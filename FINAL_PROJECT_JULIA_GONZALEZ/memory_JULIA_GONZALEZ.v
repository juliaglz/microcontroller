==> flow/design.v <==
`timescale 10ns/1ns
module mainmemory(Dataout, MFC, EN, addr, datain, RW);
input EN, RW;
input[15:0] addr, datain;
output [15:0] Dataout;
output MFC;
reg [15:0] Dataout, memorycell;
reg MFC;
always@(posedge EN)
begin 
if(RW==1) begin 
  case(addr)
16'b0000000000000000: Dataout = 16'b1011000010001100; 
16'b0000000000000001: Dataout = 16'b0100000010000101; 
16'b0000000000000010: Dataout = 16'b1011000100111010; 
16'b0000000000000011: Dataout = 16'b0111000010000100; 
16'b0000000000000100: Dataout = 16'b1001000100000010; 
16'b0000000000000101: Dataout = 16'b0101000000000010; 
16'b0000000000000110: Dataout = 16'b1101000100000010; 
16'b0000000000000111: Dataout = 16'b1100000010000011; 
default: Dataout = memorycell;
endcase
end
else memorycell = datain;
#5 MFC = 1;
end
always@(negedge (EN))
MFC = 0;
endmodule
Tool chain data of mainmemory
What the tools print for mainmemory, step after step.
Line numbers count from 1 in the design file above.
Operators: Yosys type, input widths -> output width; for muxes data width and select width s.
Library cell names are shortened.
{"block": "design", "design": "mainmemory", "clock_port": "EN", "cell_library": "sky130hd", "lib_corner": "tt_025C_1v80"}

After elaboration
Yosys after proc, flatten, opt, wreduce and memory -nomap, before mapping. Enables and synchronous resets that opt folds into registers are not counted as muxes. Memory bits, and registers merged into a memory's read port (data or address), are not among the register bits. Print and check cells are not counted. Equal cells are merged and count once.
{"block": "bits", "in_bits": 34, "out_inout_bits": 17, "elab_cells": 11, "ff_bits": 32}
{"block": "op_classes", "n_eq": 7, "reduce_and_logical": 1, "muxes": 1}
{"block": "op_table", "cell": "$pmux 16 s8", "count": 1}
{"block": "op_table", "cell": "$eq 16x3->1 const B", "count": 4}
{"block": "op_table", "cell": "$eq 16x2->1 const B", "count": 2}
{"block": "op_table", "cell": "$eq 16x1->1 const B", "count": 1}
{"block": "op_table", "cell": "$logic_not 16->1", "count": 1}

Depth
Yosys ltp: most cells in a row. Word level: on the elaborated netlist, between registers, memories and ports. Mapped: between sequential cells and ports; inverters and the memories' decode and read muxes count.
{"block": "logic_depth", "word_depth": 2, "abc_area": 0, "ltp_mapped": 4, "ltp_nobuf": 3}

After synthesis
Source: synth_stat.txt of the flow (Yosys; design flattened, memories mapped). It holds for the ABC_AREA given above (unset counts as 0); a run with the other value may have another netlist.
Totals and module areas in this step are rounded.
{"block": "types", "cell_type": "edfxtp_1", "count": 32, "type_area_um2": 960.922}
{"block": "types", "cell_type": "mux2_2", "count": 6, "type_area_um2": 67.565}
{"block": "types", "cell_type": "mux2_4", "count": 3, "type_area_um2": 45.043}
{"block": "types", "cell_type": "and2_2", "count": 4, "type_area_um2": 30.029}
{"block": "types", "cell_type": "mux2i_1", "count": 3, "type_area_um2": 30.029}
{"block": "types", "cell_type": "nor4_2", "count": 2, "type_area_um2": 25.024}
{"block": "types", "cell_type": "nor2_1", "count": 6, "type_area_um2": 22.522}
{"block": "types", "cell_type": "inv_1", "count": 5, "type_area_um2": 18.768}
{"block": "types", "cell_type": "nand4_2", "count": 1, "type_area_um2": 12.512}
{"block": "types", "cell_type": "buf_6", "count": 1, "type_area_um2": 11.261}
{"block": "types", "cell_type": "a21oi_1", "count": 2, "type_area_um2": 10.01}
{"block": "types", "cell_type": "nor3_1", "count": 2, "type_area_um2": 10.01}
{"block": "types", "cell_type": "buf_4", "count": 1, "type_area_um2": 7.507}
{"block": "types", "cell_type": "and2_1", "count": 1, "type_area_um2": 6.256}
{"block": "types", "cell_type": "nand2b_1", "count": 1, "type_area_um2": 6.256}
{"block": "types", "cell_type": "nor2b_1", "count": 1, "type_area_um2": 6.256}
{"block": "types", "cell_type": "o21ai_0", "count": 1, "type_area_um2": 5.005}
{"block": "types", "cell_type": "conb_1", "count": 1, "type_area_um2": 3.754}
{"block": "synth_totals", "yosys_area_um2": 1280, "n_buf": 2, "seqArea_um2": 961, "cells": 73, "ff_cells": 32}

Worst setup path after synthesis
Path of least setup slack by OpenSTA after synthesis, without wires, with an ideal clock, recovery checks aside; 20% of the period is set as input and as output delay. Where synthesis merged equal registers, the netlist keeps one of their names.
{"block": "synth_path", "kind": "input to register", "startpoint": "input port addr[5]", "endpoint": "register Dataout[15]", "required_ns": 1.380, "path_delay_ns": 1.249, "slack_ns": 0.062, "period_ns": 1.64, "t_first_pin_ns": 0.328, "stages": 4, "in_delay_ns": 0.328, "n_path_buf": 1, "setup_ns": 0.260, "arrival_time_ns": 1.317, "synth_period_reached_ns": 1.578}
"path_delay_ns" = arrival - input delay + setup time.
"stages": output pins that drive a net of the path, with the launching flip-flop's if there is one; two outputs of one cell count as two.
"synth_period_reached_ns" is the clock period less the worst setup slack; recovery checks do not enter. This is arithmetic on one report: input and output delays are still those of the set period (20% each).
Between the ends stands the longest chain of elaborated cells between them, by number of cells; it is not shown to be the way that was timed. Of several equally long chains one is given.
A line is the first line of the expression or statement that the cell stems from. Yosys adds cells for indexed reads and writes and turns some case tables into memories.
At most two assigning lines are given for a register; there are more.
{"block": "synth_between", "path_cell_list": "nor4_2 > nand4_2 > buf_6 > mux2_4", "elab_chain_cells": 2, "cells_between": 9, "cone_lines": 1, "classes_between": "7 x eq/ne; 1 x mux; 1 x reduce/logical"}
{"block": "synth_rtl", "element": "start: declaration", "line_no": 4, "source": "input[15:0] addr, datain;"}
{"block": "synth_rtl", "element": "$eq 16x3->1", "line_no": 12, "source": "case(addr)"}
{"block": "synth_rtl", "element": "$pmux 16 s8", "line_no": 12}
{"block": "synth_rtl", "element": "end: assignment", "line_no": 13, "source": "16'b0000000000000000: Dataout = 16'b1011000010001100;"}
{"block": "synth_rtl", "element": "end: assignment", "line_no": 21, "source": "default: Dataout = memorycell;"}
{"block": "synth_rtl", "element": "end: declaration", "line_no": 5, "source": "output [15:0] Dataout;"}

Path in the finished layout
From the final timing report of run 1: the path of least setup slack in the routed layout; clock arrival at registers is part of the times.
{"block": "layout_path", "kind": "input to register", "startpoint": "input port addr[3]", "endpoint": "register Dataout[2]", "n_path_buf": 2, "in_delay_ns": 0.30, "period_ns": 1.52, "stages": 5, "slack_ns": 0.06, "t_first_pin_ns": 0.30, "arrival_time_ns": 1.53, "setup_ns": 0.24, "required_ns": 1.59}
Between the ends stands the longest chain of elaborated cells between them, by number of cells; it is not shown to be the way that was timed. Of several equally long chains one is given.
At most two assigning lines are given for a register; there are more.
{"block": "layout_between", "path_cell_list": "dlygate4sd2_1 > nor4_4 > nand4_4 > buf_12 > mux2_2", "elab_chain_cells": 2, "cells_between": 9, "cone_lines": 1, "classes_between": "7 x eq/ne; 1 x mux; 1 x reduce/logical"}
{"block": "layout_rtl", "element": "start: declaration", "line_no": 4, "source": "input[15:0] addr, datain;"}
{"block": "layout_rtl", "element": "$eq 16x3->1", "line_no": 12, "source": "case(addr)"}
{"block": "layout_rtl", "element": "$pmux 16 s8", "line_no": 12}
{"block": "layout_rtl", "element": "end: assignment", "line_no": 13, "source": "16'b0000000000000000: Dataout = 16'b1011000010001100;"}
{"block": "layout_rtl", "element": "end: assignment", "line_no": 21, "source": "default: Dataout = memorycell;"}
{"block": "layout_rtl", "element": "end: declaration", "line_no": 5, "source": "output [15:0] Dataout;"}

Design mainmemory on sky130hd. What follows are 2 stored runs of the flow, each under its own settings; their order means nothing. The constraints put input and output delay at 20% of the set period each and load the outputs with 0.01 pF.
"achieved_clock_period_ns": clock period set for the run, less the worst setup slack. It is reckoned from that one timing run; input and output delays stay at 20% of the period that was set.
"worst_path_time_ns" means the part of the period allowed to the worst setup path (the constraints hold back 20% at inputs and 20% at outputs) less its slack; where the path has registers, the arrival times of their clocks count too.
By "totalPower_mw" is meant OpenSTA's value without simulated activity: inputs other than the clock are taken to toggle once in ten clock periods, and the tool carries that through the logic.
Values from the reports are rounded here.

{"run": "run 1", "settings": { "period_ns": 1.52, "CORE_UTILIZATION": 44, "SETUP_SLACK_MARGIN": 0.03, "CORE_ASPECT_RATIO": 1.11, "CELL_PAD_IN_SITES_GLOBAL_PLACEMENT": 1, "TNS_END_PERCENT": 80, "SLEW_MARGIN": 20, "CAP_MARGIN": 20, "CORE_MARGIN": 2 }, "results": { "achieved_clock_period_ns": 1.460, "synthArea_um2": 1280, "totalPower_mw": 1.89, "finalUtil_pct": 71.4, "worst_path_time_ns": 1.16, "worst_setup_path_type": "input to register", "cell_area_final_um2": 1960, "hold_worst_slack_ns": 0.529, "fin_tns_ns": 0.000, "final_die_area_um2": 3350, "setup_ws_ns": 0.060 }}
{"run": "run 2", "settings": { "period_ns": 1.27, "CORE_UTILIZATION": 58, "PLACE_DENSITY_LB_ADDON": 0.28, "TNS_END_PERCENT": 45, "CTS_CLUSTER_SIZE": 24, "SLEW_MARGIN": 15, "MIN_ROUTING_LAYER": "met2", "CAP_MARGIN": 20, "CORE_MARGIN": 2 }, "results": { "achieved_clock_period_ns": 1.338, "synthArea_um2": 1280, "totalPower_mw": 2.36, "finalUtil_pct": 94.0, "worst_path_time_ns": 1.08, "worst_setup_path_type": "input to register", "cell_area_final_um2": 1900, "hold_worst_slack_ns": 0.401, "fin_tns_ns": -0.394, "final_die_area_um2": 2600, "setup_ws_ns": -0.068 }}
